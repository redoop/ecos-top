==> flow/design.v <==
module clk_int_even_div_static #(
    parameter int DIV_VALUE_WIDTH = 2
) (
    input  logic clk_i,
    input  logic rst_n_i,
    output logic clk_o
);
  logic [DIV_VALUE_WIDTH-1:0] s_cnt_d, s_cnt_q;
  logic s_clk_d, s_clk_q;
  assign s_cnt_d = s_cnt_q + 1'b1;
  dffr #(DIV_VALUE_WIDTH) u_cnt_dffr (
      clk_i,
      rst_n_i,
      s_cnt_d,
      s_cnt_q
  );
  assign s_clk_d = s_cnt_q[DIV_VALUE_WIDTH-1];
  dffr #(1) u_clk_dffr (
      clk_i,
      rst_n_i,
      s_clk_d,
      s_clk_q
  );
  assign clk_o = s_clk_q;
endmodule
module clk_int_odd_div_static #(
    parameter int DIV_VALUE = 3
) (
    input  logic clk_i,
    input  logic rst_n_i,
    output logic clk_o
);
  localparam int DIV_VALUE_WIDTH = $clog2(DIV_VALUE) + 1;
  logic [DIV_VALUE_WIDTH-1:0] s_cnt_d, s_cnt_q;
  logic s_clk1_d, s_clk1_q, s_clk2_d, s_clk2_q;
  always_comb begin
    s_cnt_d = s_cnt_q + 1'b1;
    if (s_cnt_q == DIV_VALUE - 1) begin
      s_cnt_d = '0;
    end
  end
  dffr #(DIV_VALUE_WIDTH) u_cnt_dffr (
      clk_i,
      rst_n_i,
      s_cnt_d,
      s_cnt_q
  );
  always_comb begin
    s_clk1_d = s_clk1_q;
    if (s_cnt_q == (DIV_VALUE - 1) / 2 - 1) begin
      s_clk1_d = ~s_clk1_q;
    end
  end
  dffr #(1) u_clk1_dffr (
      clk_i,
      rst_n_i,
      s_clk1_d,
      s_clk1_q
  );
  always_comb begin
    s_clk2_d = s_clk2_q;
    if (s_cnt_q == DIV_VALUE - 1) begin
      s_clk2_d = ~s_clk2_q;
    end
  end
  ndffr #(1) u_clk_ndffr (
      clk_i,
      rst_n_i,
      s_clk2_d,
      s_clk2_q
  );
  clk_xor2 u_clk_xor2 (
      s_clk1_q,
      s_clk2_q,
      clk_o
  );
endmodule
module clk_int_div_simple #(
    parameter int DIV_VALUE_WIDTH  = 32,
    parameter int DONE_DELAY_WIDTH = 3
) (
    input  logic                       clk_i,
    input  logic                       rst_n_i,
    input  logic [DIV_VALUE_WIDTH-1:0] div_i,
    input  logic                       clk_init_i,
    input  logic                       div_valid_i,
    output logic                       div_ready_o,
    output logic                       div_done_o,
    output logic [DIV_VALUE_WIDTH-1:0] clk_cnt_o,
    output logic                       clk_fir_trg_o,
    output logic                       clk_sec_trg_o,
    output logic                       clk_o
);
  logic [DIV_VALUE_WIDTH-1:0] s_cnt_d, s_cnt_q;
  logic [DONE_DELAY_WIDTH-1:0] s_div_done_d, s_div_done_q;
  logic s_clk_d, s_clk_q;
  logic div_hdshk;
  assign div_ready_o   = 1'b1;
  assign div_hdshk     = div_valid_i & div_ready_o;
  assign clk_cnt_o     = s_cnt_q;
  assign clk_fir_trg_o = div_i == '0 ? '0 : s_cnt_q == (div_i - 1) / 2;
  assign clk_sec_trg_o = s_cnt_q == div_i;
  always_comb begin
    s_cnt_d = s_cnt_q + 1'b1;
    if (div_hdshk || div_i == '0) s_cnt_d = '0;
    else if (clk_sec_trg_o) s_cnt_d = '0;
  end
  dffr #(DIV_VALUE_WIDTH) u_cnt_dffr (
      clk_i,
      rst_n_i,
      s_cnt_d,
      s_cnt_q
  );
  assign clk_o = div_i == '0 ? clk_i : s_clk_q;
  always_comb begin
    if (div_hdshk) s_clk_d = clk_init_i;
    else if (clk_fir_trg_o || clk_sec_trg_o) s_clk_d = ~s_clk_q;
    else s_clk_d = s_clk_q;
  end
  dffr #(1) u_clk_dffr (
      clk_i,
      rst_n_i,
      s_clk_d,
      s_clk_q
  );
  assign div_done_o = s_div_done_q == {DONE_DELAY_WIDTH{1'b1}};
  always_comb begin
    s_div_done_d = s_div_done_q;
    if (div_hdshk) begin
      s_div_done_d = '0;
    end else if (clk_sec_trg_o && s_div_done_q < {DONE_DELAY_WIDTH{1'b1}}) begin
      s_div_done_d = s_div_done_q + 1'b1;
    end
  end
  dffr #(DONE_DELAY_WIDTH) u_ready_dffr (
      clk_i,
      rst_n_i,
      s_div_done_d,
      s_div_done_q
  );
endmodule
module clk_int_even_div #(
    parameter int DIV_VALUE             = 2,
    parameter bit ENABLE_CLOCK_IN_RESET = 1'b0
) (
    input  logic clk_i,
    input  logic rst_n_i,
    input  logic en_i,
    input  logic div_i,
    input  logic div_valid_i,
    output logic div_done_o,
    output logic clk_o
);
endmodule
module dff #(
    parameter int DATA_WIDTH = 1
) (
    input  logic                  clk_i,
    input  logic [DATA_WIDTH-1:0] dat_i,
    output logic [DATA_WIDTH-1:0] dat_o
);
  always_ff @(posedge clk_i) begin
    dat_o <= #0.0 dat_i;
  end
endmodule
module dffr #(
    parameter int DATA_WIDTH = 1
) (
    input  logic                  clk_i,
    input  logic                  rst_n_i,
    input  logic [DATA_WIDTH-1:0] dat_i,
    output logic [DATA_WIDTH-1:0] dat_o
);
  always_ff @(posedge clk_i, negedge rst_n_i) begin
    if (~rst_n_i) begin
      dat_o <= '0;
    end else begin
      dat_o <= #0.0 dat_i;
    end
  end
endmodule
module ndffr #(
    parameter int DATA_WIDTH = 1
) (
    input  logic                  clk_i,
    input  logic                  rst_n_i,
    input  logic [DATA_WIDTH-1:0] dat_i,
    output logic [DATA_WIDTH-1:0] dat_o
);
  always_ff @(negedge clk_i, negedge rst_n_i) begin
    if (~rst_n_i) begin
      dat_o <= '0;
    end else begin
      dat_o <= #0.0 dat_i;
    end
  end
endmodule
module dffrh #(
    parameter int DATA_WIDTH = 1
) (
    input  logic                  clk_i,
    input  logic                  rst_n_i,
    input  logic [DATA_WIDTH-1:0] dat_i,
    output logic [DATA_WIDTH-1:0] dat_o
);
  always_ff @(posedge clk_i, negedge rst_n_i) begin
    if (~rst_n_i) begin
      dat_o <= '1;
    end else begin
      dat_o <= #0.0 dat_i;
    end
  end
endmodule
module dffrc #(
    parameter int                    DATA_WIDTH = 1,
    parameter logic [DATA_WIDTH-1:0] RESET_VAL  = '0
) (
    input  logic                  clk_i,
    input  logic                  rst_n_i,
    input  logic [DATA_WIDTH-1:0] dat_i,
    output logic [DATA_WIDTH-1:0] dat_o
);
  always_ff @(posedge clk_i, negedge rst_n_i) begin
    if (~rst_n_i) begin
      dat_o <= RESET_VAL;
    end else begin
      dat_o <= #0.0 dat_i;
    end
  end
endmodule
module dffsr #(
    parameter int DATA_WIDTH = 1
) (
    input  logic                  clk_i,
    input  logic                  rst_n_i,
    input  logic [DATA_WIDTH-1:0] dat_i,
    output logic [DATA_WIDTH-1:0] dat_o
);
  always_ff @(posedge clk_i) begin
    if (~rst_n_i) begin
      dat_o <= '0;
    end else begin
      dat_o <= #0.0 dat_i;
    end
  end
endmodule
module dffl #(
    parameter int DATA_WIDTH = 1
) (
    input  logic                  clk_i,
    input  logic                  en_i,
    input  logic [DATA_WIDTH-1:0] dat_i,
    output logic [DATA_WIDTH-1:0] dat_o
);
  always_ff @(posedge clk_i) begin
    if (en_i) begin
      dat_o <= #0.0 dat_i;
    end
  end
  xchecker #(
      .DATA_WIDTH(1)
  ) u_xchecker (
      clk_i,
      en_i
  );
endmodule
module dffer #(
    parameter int DATA_WIDTH = 1
) (
    input  logic                  clk_i,
    input  logic                  rst_n_i,
    input  logic                  en_i,
    input  logic [DATA_WIDTH-1:0] dat_i,
    output logic [DATA_WIDTH-1:0] dat_o
);
  always_ff @(posedge clk_i, negedge rst_n_i) begin
    if (~rst_n_i) begin
      dat_o <= '0;
    end else if (en_i) begin
      dat_o <= #0.0 dat_i;
    end
  end
  xchecker #(
      .DATA_WIDTH(1)
  ) u_xchecker (
      clk_i,
      en_i
  );
endmodule
module dfferh #(
    parameter int DATA_WIDTH = 1
) (
    input  logic                  clk_i,
    input  logic                  rst_n_i,
    input  logic                  en_i,
    input  logic [DATA_WIDTH-1:0] dat_i,
    output logic [DATA_WIDTH-1:0] dat_o
);
  always_ff @(posedge clk_i, negedge rst_n_i) begin
    if (~rst_n_i) begin
      dat_o <= '1;
    end else if (en_i) begin
      dat_o <= #0.0 dat_i;
    end
  end
  xchecker #(
      .DATA_WIDTH(1)
  ) u_xchecker (
      clk_i,
      en_i
  );
endmodule
module dfferc #(
    parameter int                    DATA_WIDTH = 1,
    parameter logic [DATA_WIDTH-1:0] RESET_VAL  = '0
) (
    input  logic                  clk_i,
    input  logic                  rst_n_i,
    input  logic                  en_i,
    input  logic [DATA_WIDTH-1:0] dat_i,
    output logic [DATA_WIDTH-1:0] dat_o
);
  always_ff @(posedge clk_i, negedge rst_n_i) begin
    if (~rst_n_i) begin
      dat_o <= RESET_VAL;
    end else if (en_i) begin
      dat_o <= #0.0 dat_i;
    end
  end
  xchecker #(
      .DATA_WIDTH(1)
  ) u_xchecker (
      clk_i,
      en_i
  );
endmodule
module dffesr #(
    parameter int DATA_WIDTH = 1
) (
    input  logic                  clk_i,
    input  logic                  rst_n_i,
    input  logic                  en_i,
    input  logic [DATA_WIDTH-1:0] dat_i,
    output logic [DATA_WIDTH-1:0] dat_o
);
  always_ff @(posedge clk_i) begin
    if (~rst_n_i) begin
      dat_o <= '0;
    end else if (en_i) begin
      dat_o <= #0.0 dat_i;
    end
  end
  xchecker #(
      .DATA_WIDTH(1)
  ) u_xchecker (
      clk_i,
      en_i
  );
endmodule
; Tool chain data of clk_int_div_simple
; What the tools print for clk_int_div_simple, step after step.
; Line numbers count from 1 in the design file above.
; Operators: Yosys type, input widths -> output width; for muxes data width and select width s.
; Cell names lack the library's common part.
; The mark - stands for no value.
[inputs]
top_module = clk_int_div_simple
clock = clk_i
library = sky130hd
lib_corner = tt_025C_1v80

; Elaborated design
; Counts by Yosys on the flattened word-level netlist (proc, flatten, opt, wreduce; memories kept). Register bits leave out memories and registers merged into their read ports (data or address). Print and check cells are left out. Cells with the same type and inputs are merged into one.
[word_totals]
register_bits = 36
input_bits = 36
out_inout_bits = 37
word_cells = 25
[op_classes]
add_sub_neg = 3
compare = 1
equal = 3
mux = 8
bitwise = 1
n_reduce_logical = 6
[ops]
columns = op, n
row1 = $mux 32, 2
row2 = $add 32x1->32 const B, 1
row3 = $sub 32x1->32 const B, 1
row4 = $eq 32x31->1, 1
row5 = $eq 32x32->1, 1
row6 = $logic_not 32->1, 1
row7 = $mux 3, 2
row8 = $reduce_bool 2->1, 2
row9 = $mux 1, 4
row10 = $add 3x1->3 const B, 1
row11 = $lt 3x3->1 const B, 1
row12 = $eq 3x3->1 const B, 1
row13 = $logic_or 1x1->1, 2
row14 = $logic_and 1x1->1, 1
row15 = $not 1->1, 1

; Logic depth
; Depth = most cells in a row (Yosys ltp): at word level without a register or memory, in the mapped netlist without a sequential cell, where the memories' decode and read muxes count.
[logic_depth]
ltp_word = 6
ABC_AREA = 0
ltp_mapped = 12
mapped_depth_nobuf = 10

; Synthesis result
; Yosys stat after the flow's synthesis: flattened, memories mapped to cells. It holds for the ABC_AREA given above (unset counts as 0); a run with the other value may have another netlist.
[by_type]
columns = cell_type, n
row1 = dfrtp_1, 36
row2 = xor2_1, 67
row3 = xnor2_1, 31
row4 = nor2_1, 55
row5 = clkbuf_1, 30
row6 = nor4_1, 15
row7 = nand2_1, 24
row8 = nand3_1, 17
row9 = nand4_1, 13
row10 = nor3_1, 15
row11 = or3_1, 11
row12 = o21ai_0, 11
row13 = ha_1, 4
row14 = and4_1, 5
row15 = nand4b_1, 5
row16 = mux2i_1, 4
row17 = and3_1, 6
row18 = nor3b_1, 5
; Other cell types: 38; their cells: 72.
[mapped]
cell_count = 426
synth_area_um2 = 3418.3
flip_flops = 36
n_buf = 35
; The figures by module come from a second, unflattened synthesis with its own total; it is not the netlist above.
[hier_totals]
cells_unflattened = 468
hier_area_um2 = 3707.3
; Each row is one instance without its submodules.
[by_module]
columns = module, n_inst, cells, area_um2
row1 = clk_int_div_simple, 1, 432, 2806.4
row2 = dffr #(DATA_WIDTH=32), 1, 32, 800.8
row3 = dffr #(DATA_WIDTH=3), 1, 3, 75.1
row4 = dffr #(DATA_WIDTH=1), 1, 1, 25.0

; Module clk_int_div_simple, platform sky130hd: 2 stored runs of the flow (Yosys, OpenROAD) with differing settings, in no particular order. Input and output delays are each 20% of the period that was set; the output load is 0.01 pF.
; "period_less_ws_ns" means the clock period less the worst setup slack. The figure is calculated, with input and output delays left at 20% of the set period.
; "timing.worst_path_ns" means the part of the period allowed to the worst setup path (the constraints hold back 20% at inputs and 20% at outputs) less its slack; where the path has registers, the arrival times of their clocks count too.

[run 1: settings]
period_ns = 4.24
CORE_UTILIZATION = 52
CAP_MARGIN = 20
CORE_MARGIN = 2
SLEW_MARGIN = 20
[run 1: results]
die_area_um2 = 7237.8
synth_area_um2 = 3418.3
layout_utilization_frac = 0.795
timing.setup.ws_ns = 0.047
timing.worst_path_ns = 2.50
critical_path_type = input -> output
period_less_ws_ns = 4.193

[run 2: settings]
period_ns = 3.94
CORE_UTILIZATION = 49
SETUP_SLACK_MARGIN = 0.39
PLACE_DENSITY = 0.73
CORE_ASPECT_RATIO = 1.02
CELL_PAD_IN_SITES_DETAIL_PLACEMENT = 2
TNS_END_PERCENT = 40
MAX_ROUTING_LAYER = met4
CAP_MARGIN = 20
CORE_MARGIN = 2
SLEW_MARGIN = 20
[run 2: results]
outcome = incomplete, placement halted on DPL-0033
