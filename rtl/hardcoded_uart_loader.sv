==> flow/design.v <==
module hardcoded_uart_loader(
    input wire clk,
    input wire rst_n,
    input wire uart_rx,
    output reg uart_tx,
    output reg [31:0] ram_addr,
    output reg [31:0] ram_wdata,
    output reg ram_wen,
    output reg cpu_start
);
reg [2:0] rx_state;
reg [3:0] bit_count;
reg [7:0] rx_data;
reg [31:0] load_addr;
reg [31:0] word_buffer;
reg [1:0] byte_count;
always @(posedge clk or negedge rst_n) begin
    if(!rst_n) begin
        rx_state <= 0;
        bit_count <= 0;
        load_addr <= 32'h10000;
        byte_count <= 0;
        ram_wen <= 0;
        cpu_start <= 0;
    end else begin
        case(rx_state)
            0: if(!uart_rx) rx_state <= 1;  
            1: begin  
                if(bit_count < 8) begin
                    rx_data[bit_count] <= uart_rx;
                    bit_count <= bit_count + 1;
                end else begin
                    rx_state <= 2;
                    bit_count <= 0;
                end
            end
            2: begin  
                rx_state <= 0;
                case(byte_count)
                    0: word_buffer[7:0] <= rx_data;
                    1: word_buffer[15:8] <= rx_data;
                    2: word_buffer[23:16] <= rx_data;
                    3: begin
                        word_buffer[31:24] <= rx_data;
                        ram_addr <= load_addr;
                        ram_wdata <= {rx_data, word_buffer[23:0]};
                        ram_wen <= 1;
                        load_addr <= load_addr + 4;
                        if({rx_data, word_buffer[23:0]} == 32'hDEADBEEF) begin
                            cpu_start <= 1;  
                        end
                    end
                endcase
                byte_count <= byte_count + 1;
                if(ram_wen) ram_wen <= 0;
            end
        endcase
    end
end
endmodule
==> Tool chain data of hardcoded_uart_loader <==
What the tools print for hardcoded_uart_loader, step after step.
Lines are those of the file above, counted from 1.
Cell names lack the library's common part.
{ "setup": {"design": "hardcoded_uart_loader", "clock": "clk", "library": "sky130hd", "pvt_corner": "tt_025C_1v80"} }

==> After elaboration <==
Counts by Yosys on the flattened word-level netlist (proc, flatten, opt, wreduce; memories kept). Register bits leave out memories and registers merged into their read ports (data or address). Print and check cells are left out. Cells with the same type and inputs are merged into one.
{ "bits": {"reg_bits": 139, "inputBits": 3, "out_inout_bits": 67, "word_cells": 47} }
{ "classes": {"add_sub_neg": 4, "n_cmp": 1, "equal": 8, "shift": 2, "mux": 6, "bitwise": 3, "n_reduce_logical": 11} }
{ "ops": {"columns": ["cell", "count"], "rows": [
  ["adder 32 x 3 -> 32 bit with constant B", 1],
  ["equality test 32 bit with constant B", 1],
  ["AND reduction 3 bit", 7],
  ["case mux 3 bit (select 3 bit)", 1],
  ["variable shift 1 x 5 -> 8 bit", 1],
  ["variable shift 1 x 5 -> 8 bit with constant A", 1],
  ["bitwise AND 8 bit", 1],
  ["bitwise OR 8 bit", 1],
  ["inverter 8 bit", 1],
  ["two-way mux 3 bit", 2],
  ["negation 4 -> 5 bit", 1],
  ["equality test 2 bit with constant B", 2],
  ["inequality test 2 bit with constant B", 2],
  ["adder 4 x 1 -> 4 bit with constant B", 1],
  ["less-than comparator 4 bit with constant B", 1],
  ["two-way mux 4 bit", 1],
  ["equality test 3 x 1 -> 1 bit with constant B", 1],
  ["equality test 3 x 2 -> 1 bit with constant B", 1],
  ["zero test 3 bit", 1],
  ["nonzero test 3 bit", 1],
  ["adder 2 x 1 -> 2 bit with constant B", 1],
  ["equality test 2 x 1 -> 1 bit with constant B", 1],
  ["zero test 2 bit", 1],
  ["AND reduction 2 bit", 1],
  ["two-way mux 1 bit", 2]
]} }

==> Logic depth <==
Yosys ltp: most cells in a row. Word level: on the elaborated netlist, between registers, memories and ports. Mapped: between sequential cells and ports; inverters and the memories' decode and read muxes count.
{ "depth": {"word_depth": 5, "ABC_AREA": 0, "mapped_depth": 6} }

==> Netlist <==
Yosys stat after the flow's synthesis: flattened, memories mapped to cells. It holds for the ABC_AREA given above (unset counts as 0); a run with the other value may have another netlist.
{ "mapped": {"stdcells": 310, "mapped_area_um2": 5128.7, "seq_area_um2": 3851.2, "ffs": 135, "buffers": 7} }
{ "by_type": {"columns": ["cell", "count", "type_area_um2"], "rows": [
  ["edfxtp_1", 94, 2.82E+03],
  ["dfrtp_1", 39, 975.936],
  ["xnor2_1", 25, 218.96],
  ["ha_1", 10, 125.12],
  ["nand4_1", 13, 81.328],
  ["nand3_1", 14, 70.067],
  ["nand2_1", 17, 63.811],
  ["dfstp_2", 2, 52.55],
  ["nand4b_1", 6, 52.55],
  ["and3_1", 7, 43.792],
  ["xor2_1", 5, 43.792],
  ["inv_1", 11, 41.29],
  ["mux2_2", 3, 33.782],
  ["buf_4", 4, 30.029],
  ["o41ai_4", 1, 27.526],
  ["nor2_1", 7, 26.275],
  ["nor3_1", 5, 25.024],
  ["nor4_1", 4, 25.024]
]} }
Other cell types: 31; their cells: 43.

==> Worst setup path after synthesis <==
Path of least setup slack by OpenSTA after synthesis, without wires, with an ideal clock, recovery checks aside; 20% of the period is set as input and as output delay. Where synthesis merged equal registers, the netlist keeps one of their names.
{ "synth_path": {"kind": "input to register", "start": "input port rst_n", "end": "register ram_addr[10]", "tclk_ns": 3.99, "in_delay_ns": 0.798, "t_first_pin_ns": 0.798, "t_arrival_ns": 3.426, "setup_slack_ns": 0.082, "delay_ns": 3.110, "driving_pins": 2, "period_less_setup_slack_ns": 3.908} }
"delay_ns" is the arrival time less input delay plus setup time.
"driving_pins": output pins that drive a net of the path, with the launching flip-flop's if there is one; two outputs of one cell count as two.
"period_less_setup_slack_ns" = period - worst setup slack (recovery checks aside). The figure is calculated, with input and output delays left at 20% of the set period.
Between the ends stands the longest chain of elaborated cells between them, by number of cells; it is not shown to be the way that was timed. Of several equally long chains one is given.
Each line given opens the expression or statement behind the cell; cells for indexed reads and writes are added by Yosys, which also makes memories of some case tables.
{ "synth_between": {"cell_sequence": "inv_1 > nor2_1", "elab_chain_cells": 1, "cells_between": 1, "classes_between": "1 x reduce/logical"} }
{ "synth_lines": {"columns": ["element", "line", "source"], "rows": [
  ["start: declaration", 3, "input wire rst_n,"],
  ["AND reduction 3 bit", null, null],
  ["end: assignment", 45, "ram_addr <= load_addr;"],
  ["end: declaration", 6, "output reg [31:0] ram_addr,"]
]} }

==> Worst path after layout <==
From the final timing report of flow run A: the path of least setup slack in the routed layout; clock arrival at registers is part of the times.
{ "layout_path": {"kind": "register to register", "start": "register bit_count[0]", "end": "register rx_data[0]", "tclk_ns": 4.11, "t_first_pin_ns": 0.42, "t_arrival_ns": 2.45, "setup_slack_ns": 1.83, "driving_pins": 6} }
Between the ends stands the longest chain of elaborated cells between them, by number of cells; it is not shown to be the way that was timed. Of several equally long chains one is given.
A register here has more assigning lines than the two given.
The path ends at the data pin of a flip-flop with enable; ways to the enable are not counted.
{ "layout_between": {"cell_sequence": "dfrtp_1 > inv_1 > ha_1 > or3b_1 > nor4_1 > mux2_2", "elab_chain_cells": 5, "cells_between": 6, "classes_between": "1 x add/sub; 2 x shift; 3 x logic"} }
{ "layout_lines": {"columns": ["element", "line", "source"], "rows": [
  ["start: declaration", 12, "reg [3:0] bit_count;"],
  ["start: assignment", 20, "bit_count <= 0;"],
  ["start: assignment", 31, "bit_count <= bit_count + 1;"],
  ["negation 4 -> 5 bit", 30, "rx_data[bit_count] <= uart_rx;"],
  ["variable shift 1 x 5 -> 8 bit", 30, null],
  ["inverter 8 bit", 30, null],
  ["bitwise AND 8 bit", 30, null],
  ["bitwise OR 8 bit", 30, null],
  ["end: assignment", 30, null],
  ["end: declaration", 13, "reg [7:0] rx_data;"]
]} }

## Implementation results

Module hardcoded_uart_loader, platform sky130hd: 2 stored runs of the flow (Yosys, OpenROAD) with differing settings, in no particular order. Input and output delays are each 20% of the period that was set; the output load is 0.01 pF.
By "achieved clock period (ns)" is meant the clock period of the run minus its worst setup slack. This is arithmetic on one report: input and output delays are still those of the set period (20% each).
"worst setup path time (ns)" means the part of the period allowed to the worst setup path (the constraints hold back 20% at inputs and 20% at outputs) less its slack; where the path has registers, the arrival times of their clocks count too.
"finish__power__total" is the tool's figure for a default switching activity; nothing was simulated.

settings of flow run A
{
  "period_ns": 4.11,
  "CORE_UTILIZATION": 34,
  "PLACE_DENSITY": 0.67,
  "CELL_PAD_IN_SITES_GLOBAL_PLACEMENT": 2,
  "ABC_AREA": 0,
  "GPL_ROUTABILITY_DRIVEN": 0,
  "MIN_ROUTING_LAYER": "met2",
  "CAP_MARGIN": 20,
  "CORE_MARGIN": 2,
  "SLEW_MARGIN": 20
}
report of flow run A
yosys chip area after synthesis (um^2): 5128.7
finish__design__die__area: 16083.3
finish__design__instance__area__stdcell: 6640.1
finish__timing__setup__ws: 1.830
finish__timing__setup__tns: 0.000
finish__power__total: 3.623e-03
achieved clock period (ns): 2.280
worst setup path time (ns): 2.28
worst setup path kind: register to register

settings of flow run B
{
  "period_ns": 4.62,
  "CORE_UTILIZATION": 54,
  "SETUP_SLACK_MARGIN": -0.18,
  "PLACE_DENSITY_LB_ADDON": 0.19,
  "TNS_END_PERCENT": 25,
  "GPL_ROUTABILITY_DRIVEN": 0,
  "CTS_CLUSTER_SIZE": 89,
  "SLEW_MARGIN": 0,
  "MIN_ROUTING_LAYER": "met1",
  "CAP_MARGIN": 20,
  "CORE_MARGIN": 2
}
report of flow run B
yosys chip area after synthesis (um^2): 5128.7
finish__design__die__area: 10293.1
finish__design__instance__area__stdcell: 6540.0
finish__timing__setup__ws: 2.203
finish__timing__setup__tns: 0.000
finish__power__total: 3.162e-03
achieved clock period (ns): 2.417
worst setup path time (ns): 2.42
worst setup path kind: register to register
